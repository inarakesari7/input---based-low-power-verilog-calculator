==> flow/design.v <==
`timescale 1ns / 1ps
module lp_calc_arith(
    input  wire [3:0] a,        
    input  wire [3:0] b,        
    input  wire [1:0] op,       
    output reg  [7:0] result    
);
always @(*) begin
    case (op)
        2'b00: result = a + b;           
        2'b01: result = a - b;           
        2'b10: result = a * b;           
        2'b11: begin                     
            if (b != 0)
                result = a / b;
            else
                result = 8'd0;           
        end
        default: result = 8'd0;
    endcase
end
endmodule
`timescale 1ns / 1ps
module lp_calc_fsm (
    input  wire clk,
    input  wire reset,
    input  wire event_detected,
    output reg  clk_en,
    output reg  compute_en
);
    localparam SLEEP  = 2'b00;
    localparam ACTIVE = 2'b01;
    localparam IDLE   = 2'b10;
    reg [1:0] state, next_state;
    reg [3:0] idle_cnt;          
    localparam IDLE_TIMEOUT = 4'd8;
     always @(posedge clk) begin
        if (reset)
            state <= SLEEP;
        else
            state <= next_state;
    end
    always @(posedge clk) begin
        if (reset || state != IDLE)
            idle_cnt <= 4'd0;
        else
            idle_cnt <= idle_cnt + 1'b1;
    end
    always @(*) begin
        next_state = state;
        case (state)
            SLEEP: begin
                if (event_detected)
                    next_state = ACTIVE;
            end
            ACTIVE: begin
                next_state = IDLE;   
            end
            IDLE: begin
                if (event_detected)
                    next_state = ACTIVE;
                else if (idle_cnt >= IDLE_TIMEOUT)
                    next_state = SLEEP;
            end
            default: next_state = SLEEP;
        endcase
    end
    always @(*) begin
        clk_en     = 1'b0;
        compute_en = 1'b0;
        case (state)
            SLEEP: begin
                clk_en     = 1'b0;
                compute_en = 1'b0;
            end
            ACTIVE: begin
                clk_en     = 1'b1;
                compute_en = 1'b1;
            end
            IDLE: begin
                clk_en     = 1'b1;
                compute_en = 1'b0;
            end
        endcase
    end
endmodule
`timescale 1ns / 1ps
module lp_calc_top (
    input  wire        clk,
    input  wire        reset,
    input  wire [3:0]  a_in,
    input  wire [3:0]  b_in,
    input  wire [1:0]  op_in,
    output reg  [7:0]  result
);
    reg [3:0] a_reg, b_reg;
    reg [1:0] op_reg;
    wire clk_en;
    wire compute_en;
    wire [7:0] alu_result;
    lp_calc_fsm fsm_inst (
        .clk(clk),
        .reset(reset),
        .event_detected(event_detected),
        .clk_en(clk_en),
        .compute_en(compute_en)
    );
    reg [3:0] a_prev, b_prev;
    reg [1:0] op_prev;
    wire event_detected;
    assign event_detected = (a_in != a_prev) ||
                            (b_in != b_prev) ||
                            (op_in != op_prev);
    always @(posedge clk) begin
        if (reset) begin
            a_prev  <= 4'd0;
            b_prev  <= 4'd0;
            op_prev <= 2'd0;
        end else begin
            a_prev  <= a_in;
            b_prev  <= b_in;
            op_prev <= op_in;
        end
    end
    always @(posedge clk) begin
        if (reset) begin
            a_reg  <= 4'd0;
            b_reg  <= 4'd0;
            op_reg <= 2'd0;
        end else if (clk_en) begin
            a_reg  <= a_in;
            b_reg  <= b_in;
            op_reg <= op_in;
        end
    end
    lp_calc_arith op_inst (
        .a(a_reg),
        .b(b_reg),
        .op(op_reg),
        .result(alu_result)
    );
   always @(posedge clk) begin
        if (reset) begin
            result <= 8'd0;
        end else if (compute_en) begin
            result <= alu_result;
        end
    end
endmodule
# Step by step through the tools: lp_calc_top
# Tool output for the design above, in the order of the flow.
# Line numbers count from 1 in the design file above.
# Cell names lack the library's common part.
# Not given: n/a
dict set report setup {
  top {lp_calc_top}
  clock {clk}
  library {sky130hd}
  lib_corner {tt_025C_1v80}
}

# After elaboration
# Counts by Yosys on the flattened word-level netlist (proc, flatten, opt, wreduce; memories kept). Register bits leave out memories and registers merged into their read ports (data or address). Print and check cells are left out. Cells with the same type and inputs are merged into one.
dict set report bits {
  reg_bits 34
  in_bits 12
}
dict set report op_classes {
  n_addsub 3
  n_mul 1
  div 1
  cmp 1
  eq_ne 11
  n_mux 8
  n_reduce_logical 8
}
# cell n
set op_table {}
lappend op_table {{divider 4 x 4 -> 8 bit} 1}
lappend op_table {{multiplier 4 x 4 -> 8 bit} 1}
lappend op_table {{case mux 8 bit (select 4 bit)} 1}
lappend op_table {{inequality test 4 bit} 2}
lappend op_table {{two-way mux 8 bit} 1}
lappend op_table {{equality test 2 bit (second input constant)} 3}
lappend op_table {{case mux 2 bit (select 3 bit)} 1}
lappend op_table {{two-way mux 2 bit} 3}
lappend op_table {{adder 4 x 4 -> 5 bit} 1}
lappend op_table {{subtractor 4 x 4 -> 5 bit} 1}
lappend op_table {{equality test 2 x 1 -> 1 bit (second input constant)} 2}
lappend op_table {{inequality test 2 bit (second input constant)} 2}
lappend op_table {{zero test 2 bit} 2}
lappend op_table {{adder 4 x 1 -> 4 bit (second input constant)} 1}
lappend op_table {{greater-or-equal comparator 4 bit (second input constant)} 1}
lappend op_table {{nonzero test 4 bit} 1}
lappend op_table {{logical OR 1 bit} 3}
lappend op_table {{inequality test 3 x 2 -> 1 bit (second input constant)} 1}
lappend op_table {{inequality test 2 bit} 1}
lappend op_table {{AND reduction 2 bit} 1}
lappend op_table {{OR reduction 2 bit} 1}
lappend op_table {{two-way mux 1 bit} 2}

# Longest topological paths
# Yosys ltp: most cells in a row. Word level: on the elaborated netlist, between registers, memories and ports. Mapped: between sequential cells and ports; inverters and the memories' decode and read muxes count.
dict set report logic_depth {
  ltp_word 5
  abc_area 0
  ltp_mapped 50
}

# After synthesis
# The flow's flattened synthesis, as Yosys stat reports it; memories are mapped. The netlist is that of the ABC_AREA named above (0 if unset); the other value can give another one.
# Totals and module areas in this step are rounded.
dict set report synth_totals {
  stdcells 409
  yosys_area_um2 3314
  seqArea_um2 700.7
  ffs 35
  buf_cells 9
}
# type n area_total_um2
set types {}
lappend types {dfxtp_1 35 700.672}
lappend types {ha_1 51 638.112}
lappend types {a21oi_1 34 170.163}
lappend types {nor2_1 41 153.898}
lappend types {nand2_1 40 150.144}
lappend types {xnor2_1 15 131.376}
lappend types {fa_1 6 120.115}
lappend types {inv_1 31 116.362}
lappend types {nor2b_1 13 81.328}
lappend types {nor3_1 13 65.062}
lappend types {xor2_1 7 61.309}
lappend types {o21a_1 8 60.058}
lappend types {o21ai_0 12 60.058}
lappend types {mux2_2 5 56.304}
lappend types {a21o_1 6 45.043}
lappend types {mux2i_1 4 40.038}
lappend types {or3_1 6 37.536}
lappend types {o41ai_2 2 32.531}
# Other cell types: 42; their cells: 80.
# By module: a second synthesis without flattening, with its own total; a netlist apart from the flattened one above.
dict set report hier_totals {
  hier_cells 402
  area_unflattened_um2 3422
}
# Rows give one instance, submodules left out.
# mod n_inst cells area_um2 seq_area_um2
set by_module {}
lappend by_module {lp_calc_arith 1 282 2120 0.0}
lappend by_module {lp_calc_top 1 92 1010 560.5}
lappend by_module {lp_calc_fsm 1 28 292.8 140.1}

# Path before layout
# OpenSTA on the mapped netlist: ideal clock, no wires. The path of least setup slack (recovery checks aside). Input and output delay are each 20% of the period. Register names are those of the netlist, which keeps one name where synthesis merged equal registers.
dict set report synth_timing {
  path_type {reg-to-reg}
  from {reg b_reg[0]}
  to {reg result[0]}
  period_ps 10900
  setup_time_ps 128
  t_first_pin_ps 0
  arrival_ps 8165
  required_time_ps 10772
  setup_slack_ps 2607
  delay_ps 8293
  driving_pins 42
  n_path_buf 0
  synth_period_reached_ps 8293
}
# "delay_ps" = arrival - input delay + setup time.
# "driving_pins" counts driving pins, that of a launching flip-flop among them; a cell with two outputs on the path counts twice.
# "synth_period_reached_ps" is the clock period less the worst setup slack; recovery checks do not enter. This is arithmetic on one report: input and output delays are still those of the set period (20% each).
# The rows between start and end are the longest chain of elaborated cells between them; the timing report does not say that the signal goes this way. Where chains are equally long, one stands for them.
# Each line given opens the expression or statement behind the cell; cells for indexed reads and writes are added by Yosys, which also makes memories of some case tables.
dict set report synth_between {
  path_cell_list {dfxtp_1 > inv_1 > ha_1 > o211a_1 > a211oi_2 > mux2_2 > ha_1 > o211ai_1 > a21boi_0 > nor2_1 > mux2_2 > ha_1 > o2111ai_1 > nand3_1 > a311o_1 > o21a_4 > a21oi_1 > ha_1 > (+6 left out) > mux2i_1 > ha_1 > o21a_1 > o21ai_0 > nand2b_1 > a21oi_1 > nor3b_1 > nand2_2 > nor2_1 > a21oi_1 > ha_1 > o21ai_0 > nand2b_1 > a21o_1 > a21oi_1 > nor2_1 > o21ai_0 > o41ai_2}
  elab_chain_len 3
}
# element line_no
set synth_rtl {}
lappend synth_rtl {{from (decl)} 96} ;# reg [3:0] a_reg, b_reg;
lappend synth_rtl {{from (assign)} 128} ;# b_reg  <= 4'd0;
lappend synth_rtl {{from (assign)} 132} ;# b_reg  <= b_in;
lappend synth_rtl {{divider 4 x 4 -> 8 bit} 15} ;# result = a / b;
lappend synth_rtl {{two-way mux 8 bit} 14} ;# if (b != 0)
lappend synth_rtl {{case mux 8 bit (select 4 bit)} 9} ;# case (op)
lappend synth_rtl {{to (assign)} 144} ;# result <= 8'd0;
lappend synth_rtl {{to (assign)} 146} ;# result <= alu_result;
lappend synth_rtl {{to (decl)} 94} ;# output reg  [7:0]  result

# Path in the finished layout
# From the final timing report of flow run 1: the path of least setup slack in the routed layout; clock arrival at registers is part of the times.
# The report prints the path's times to 10 ps; the period is as set.
dict set report layout_timing {
  path_type {reg-to-reg}
  from {reg b_reg[0]}
  to {reg result[1]}
  period_ps 6950
  setup_time_ps 120
  t_first_pin_ps 280
  arrival_ps 7900
  required_time_ps 7110
  setup_slack_ps -790
  driving_pins 45
  n_path_buf 10
}
# The rows between start and end are the longest chain of elaborated cells between them; the timing report does not say that the signal goes this way. Where chains are equally long, one stands for them.
dict set report layout_between {
  path_cell_list {dfxtp_4 > inv_8 > ha_4 > o211a_4 > a211oi_4 > mux2_4 > ha_4 > o211ai_1 > a21boi_2 > buf_4 > o31ai_4 > inv_2 > ha_4 > a21oi_2 > nand3_2 > a311o_1 > o21a_4 > nor2_4 > (+9 left out) > ha_1 > o21a_1 > o21ai_2 > nand2b_1 > a21oi_2 > nor3b_4 > nand2_2 > buf_6 > buf_4 > buf_6 > buf_6 > buf_6 > buf_6 > buf_6 > buf_6 > buf_6 > a31oi_4 > o41ai_2}
  elab_chain_len 3
}
# element line_no
set layout_rtl {}
lappend layout_rtl {{from (decl)} 96} ;# reg [3:0] a_reg, b_reg;
lappend layout_rtl {{from (assign)} 128} ;# b_reg  <= 4'd0;
lappend layout_rtl {{from (assign)} 132} ;# b_reg  <= b_in;
lappend layout_rtl {{divider 4 x 4 -> 8 bit} 15} ;# result = a / b;
lappend layout_rtl {{two-way mux 8 bit} 14} ;# if (b != 0)
lappend layout_rtl {{case mux 8 bit (select 4 bit)} 9} ;# case (op)
lappend layout_rtl {{to (assign)} 144} ;# result <= 8'd0;
lappend layout_rtl {{to (assign)} 146} ;# result <= alu_result;
lappend layout_rtl {{to (decl)} 94} ;# output reg  [7:0]  result

Add stored flow runs of lp_calc_top

Measured data: module lp_calc_top, platform sky130hd, 2 stored runs of the flow under differing settings, order arbitrary. Input and output delays are each 20% of the period that was set; the output load is 0.01 pF.
"achievedPeriod_ps": clock period set for the run, less the worst setup slack. It is reckoned from that one timing run; input and output delays stay at 20% of the period that was set.
"worst_setup_path_time_ps" means the part of the period allowed to the worst setup path (the constraints hold back 20% at inputs and 20% at outputs) less its slack; where the path has registers, the arrival times of their clocks count too.
By "final_power_w" is meant OpenSTA's value without simulated activity: inputs other than the clock are taken to toggle once in ten clock periods, and the tool carries that through the logic.
"worst_setup_path_time_ps" is known to 10 ps.
The results are shown rounded.

[flow] flow run 1: files
==> flow/run.sh <==
#!/bin/bash
# the make line also repeats the synthesis and layout settings of config.mk as NAME=value (left out here)
make -C /OpenROAD-flow-scripts/flow DESIGN_CONFIG=/design/flow/config.mk WORK_HOME=/design/flow/orfs CLKGATE_MAP_FILE= finish
==> flow/config.mk <==
export PLATFORM = sky130hd
export DESIGN_NAME = lp_calc_top
export DESIGN_NICKNAME = lp_calc_top
export VERILOG_FILES = /design/flow/design.v
export SDC_FILE = /design/flow/constraint.sdc
export NUM_CORES = 4
export LEC_CHECK = 0
export CAP_MARGIN = 20
export CORE_MARGIN = 7
export CORE_UTILIZATION = 19
export CTS_CLUSTER_SIZE = 39
export GPL_ROUTABILITY_DRIVEN = 1
export GPL_TIMING_DRIVEN = 0
export MIN_ROUTING_LAYER = met1
export PLACE_DENSITY_LB_ADDON = 0.09
export SETUP_SLACK_MARGIN = 0.08
export SLEW_MARGIN = 35
==> flow/constraint.sdc <==
create_clock -name core_clock -period 6.95 [get_ports {clk}]
set_input_delay 1.3900 -clock core_clock [delete_from_list [all_inputs] [get_ports {clk}]]
set_output_delay 1.3900 -clock core_clock [all_outputs]
set_load 0.01 [all_outputs]

[flow] flow run 1: metrics
[metrics] achievedPeriod_ps = 7743
[metrics] timing.hold.ws_ps = 469
[metrics] setup_ws_ps = -793
[metrics] design_die_area_um2 = 21340
[metrics] finalCellArea_um2 = 4643
[metrics] worst_setup_path_time_ps = 7740
[metrics] worst_path_kind = reg-to-reg
[metrics] utilization_frac = 0.27
[metrics] final_power_w = 0.002685
[metrics] tns_ps = -1510
[metrics] ys_area_um2 = 3314

[flow] flow run 2: files
==> flow/run.sh <==
#!/bin/bash
# the make line also repeats the synthesis and layout settings of config.mk as NAME=value (left out here)
make -C /OpenROAD-flow-scripts/flow DESIGN_CONFIG=/design/flow/config.mk WORK_HOME=/design/flow/orfs CLKGATE_MAP_FILE= finish
==> flow/config.mk <==
export PLATFORM = sky130hd
export DESIGN_NAME = lp_calc_top
export DESIGN_NICKNAME = lp_calc_top
export VERILOG_FILES = /design/flow/design.v
export SDC_FILE = /design/flow/constraint.sdc
export NUM_CORES = 4
export LEC_CHECK = 0
export CAP_MARGIN = 20
export CORE_MARGIN = 10
export CORE_UTILIZATION = 50
export CTS_CLUSTER_SIZE = 47
export HOLD_SLACK_MARGIN = 0.17
export MIN_ROUTING_LAYER = met1
export PLACE_DENSITY = 0.84
export SLEW_MARGIN = 20
==> flow/constraint.sdc <==
create_clock -name core_clock -period 13.9 [get_ports {clk}]
set_input_delay 2.7800 -clock core_clock [delete_from_list [all_inputs] [get_ports {clk}]]
set_output_delay 2.7800 -clock core_clock [all_outputs]
set_load 0.01 [all_outputs]

[flow] flow run 2: metrics
[metrics] achievedPeriod_ps = 9509
[metrics] timing.hold.ws_ps = 462
[metrics] setup_ws_ps = 4391
[metrics] design_die_area_um2 = 10280
[metrics] finalCellArea_um2 = 3682
[metrics] worst_setup_path_time_ps = 9510
[metrics] worst_path_kind = reg-to-reg
[metrics] utilization_frac = 0.577
[metrics] final_power_w = 0.0008293
[metrics] tns_ps = 0
[metrics] ys_area_um2 = 3314
